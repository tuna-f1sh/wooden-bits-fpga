==> flow/design.v <==
module binary_clock(clk, reset, ce, count);
   input clk, reset;
   input ce;   
   output [13:0] count;  
   reg [13:0] count;
   wire [3:0] d0 = count[3:0];
   wire [2:0] d1 = count[6:4];
   wire [3:0] d2 = count[10:7];
   wire [1:0] d3 = count[12:11];
   always @(posedge clk or posedge reset) begin
      if (reset) begin
         count <= 0;
      end else begin
        if (ce) begin
           if (count[3] & count[0]) begin  
              count[3:0] <= 0;
              if (count[6] & count[4]) begin  
                count[6:4] <= 0;
                if (count[10] & count[7]) begin  
                  count[10:7] <= 0;
                  if (count[12] & count[8] * count[7]) begin  
                    count[12:11] = 0;
                  end else begin
                    count[12:11] <= count[12:11] + 1;
                  end
                end else begin
                  count[10:7] <= count[10:7] + 1;
                end
              end else begin
                count[6:4] <= count[6:4] + 1;
              end
           end else begin
              count[3:0] <= count[3:0] + 1;
           end
         end
      end
   end
endmodule
# == From RTL to reports: binary_clock ==
# The steps from the RTL of binary_clock to its reports follow in flow order.
# Lines are those of the file above, counted from 1.
# Operators carry their Yosys type and port widths (W data, S select, Z words).
# Cell names lack the library's common part.
# The mark n/a stands for no value.
# inputs
top_module,binary_clock
clock_port,clk
library,sky130hd
corner,tt_025C_1v80

# == Elaborated design ==
# Counts by Yosys on the flattened word-level netlist (proc, flatten, opt, wreduce; memories kept). Register bits leave out memories and registers merged into their read ports (data or address); mux counts leave out enables and synchronous resets folded into registers. Print and check cells are left out. Cells with the same type and inputs are merged into one.
# bits
regBits,13
# op_classes
add_sub_neg,4
mul,1
mux,4
bitwise,4
n_reduce_logical,3
# op_table
operator,count
$add A4 B1 Y4 const B,2
$mux W4,2
$and A1 B1 Y1,4
$reduce_and A4 Y1,1
$add A3 B1 Y3 const B,1
$reduce_and A3 Y1,1
$mux W3,1
$add A2 B1 Y2 const B,1
$reduce_and A2 Y1,1
$mux W2,1
$mul A1 B1 Y1,1

# == Logic depth ==
# Longest topological path by Yosys (ltp), each cell counted once; first at word level (registers and memories cut), then after technology mapping (sequential cells cut; the memories' decode and read muxes count).
# logic_depth
depth_word,3
ABC_AREA,0
depth_mapped,5
ltp_nobuf,4

# == Netlist ==
# The flow's flattened synthesis, as Yosys stat reports it; memories are mapped. The netlist is that of the ABC_AREA named above (0 if unset); the other value can give another one.
# types
cell_type,count,type_area_um2
dfrtp_1,13,325.312
ha_1,3,37.536
nand2_1,9,33.782
xor2_1,3,26.275
nand3_1,4,20.019
o21ai_0,4,20.019
xnor2_1,2,17.517
buf_4,2,15.014
mux2_4,1,15.014
nand4_1,2,12.512
buf_6,1,11.261
mux2_2,1,11.261
nand2_4,1,11.261
nor2_1,3,11.261
a21oi_1,2,10.01
a22o_2,1,10.01
mux2i_1,1,10.01
nor3_1,2,10.01
# Not listed: further types 7, cells in them 8.
# synth_totals
cells,63
synth_area_um2,658.1
seqArea_um2,325.3
ffs,13

# == Path before layout ==
# Path of least setup slack by OpenSTA after synthesis, without wires, with an ideal clock, recovery checks aside; 20% of the period is set as input and as output delay. Where synthesis merged equal registers, the netlist keeps one of their names.
# synth_path
kind,input-to-reg
start,input ce
end,register count[11]
period_ns,2.15
setup_ns,0.125
arrival_time_ns,1.276
slack_ns,0.749
delay_ns,0.971
stages,4
synth_period_reached_ns,1.401
# "delay_ns" = arrival - input delay + setup time.
# "stages" counts driving pins, that of a launching flip-flop among them; a cell with two outputs on the path counts twice.
# "synth_period_reached_ns" = period - worst setup slack (recovery checks aside). The figure is calculated, with input and output delays left at 20% of the set period.
# The rows between start and end are the longest chain of elaborated cells between them; the timing report does not say that the signal goes this way. Where chains are equally long, one stands for them.
# A line is the first line of the expression or statement that the cell stems from. Yosys adds cells for indexed reads and writes and turns some case tables into memories.
# At most two assigning lines are given for a register; there are more.
# synth_via
cell_sequence,buf_4 nand3_1 nor3_1 mux2_2
elab_chain_cells,1
cone_cells,1
lines_between,0
# synth_rtl
element,line,rtl
from (decl),3,input ce;
$reduce_and A4 Y1,n/a,
to (assign),12,count <= 0;
to (assign),24,count[12:11] <= count[12:11] + 1;
to (decl),4,output [13:0] count;

Data sheet: physical implementation of binary_clock

binary_clock: 2 stored runs of the Yosys and OpenROAD flow on sky130hd. The settings differ; the order carries no meaning. The constraints put input and output delay at 20% of the set period each and load the outputs with 0.01 pF.

Record 1, flow files:
==> flow/run.sh <==
#!/bin/bash
# the make line also repeats the synthesis and layout settings of config.mk as NAME=value (left out here)
make -C /OpenROAD-flow-scripts/flow DESIGN_CONFIG=/design/flow/config.mk WORK_HOME=/design/flow/orfs CLKGATE_MAP_FILE= finish
==> flow/config.mk <==
export PLATFORM = sky130hd
export DESIGN_NAME = binary_clock
export DESIGN_NICKNAME = binary_clock
export VERILOG_FILES = /design/flow/design.v
export SDC_FILE = /design/flow/constraint.sdc
export NUM_CORES = 4
export LEC_CHECK = 0
export CAP_MARGIN = 20
export CELL_PAD_IN_SITES_GLOBAL_PLACEMENT = 3
export CORE_ASPECT_RATIO = 1.83
export CORE_MARGIN = 4
export CORE_UTILIZATION = 46
export CTS_CLUSTER_SIZE = 18
export GPL_ROUTABILITY_DRIVEN = 0
export MAX_ROUTING_LAYER = met5
export MIN_ROUTING_LAYER = met2
export PLACE_DENSITY_LB_ADDON = 0.2
export SLEW_MARGIN = 20
export TNS_END_PERCENT = 45
==> flow/constraint.sdc <==
create_clock -name core_clock -period 1.68 [get_ports {clk}]
set_input_delay 0.3360 -clock core_clock [delete_from_list [all_inputs] [get_ports {clk}]]
set_output_delay 0.3360 -clock core_clock [all_outputs]
set_load 0.01 [all_outputs]

Record 1: unfinished; error PDN-0185 in floorplanning

Record 2, flow files:
==> flow/run.sh <==
#!/bin/bash
# the make line also repeats the synthesis and layout settings of config.mk as NAME=value (left out here)
make -C /OpenROAD-flow-scripts/flow DESIGN_CONFIG=/design/flow/config.mk WORK_HOME=/design/flow/orfs CLKGATE_MAP_FILE= finish
==> flow/config.mk <==
export PLATFORM = sky130hd
export DESIGN_NAME = binary_clock
export DESIGN_NICKNAME = binary_clock
export VERILOG_FILES = /design/flow/design.v
export SDC_FILE = /design/flow/constraint.sdc
export NUM_CORES = 4
export LEC_CHECK = 0
export ABC_AREA = 0
export CAP_MARGIN = 20
export CELL_PAD_IN_SITES_GLOBAL_PLACEMENT = 1
export CORE_MARGIN = 2
export CORE_UTILIZATION = 69
export PLACE_DENSITY = 0.85
export SETUP_SLACK_MARGIN = 0.51
export SLEW_MARGIN = 20
export TNS_END_PERCENT = 80
==> flow/constraint.sdc <==
create_clock -name core_clock -period 1.72 [get_ports {clk}]
set_input_delay 0.3440 -clock core_clock [delete_from_list [all_inputs] [get_ports {clk}]]
set_output_delay 0.3440 -clock core_clock [all_outputs]
set_load 0.01 [all_outputs]

Record 2: unfinished; error GPL-0301 in placement
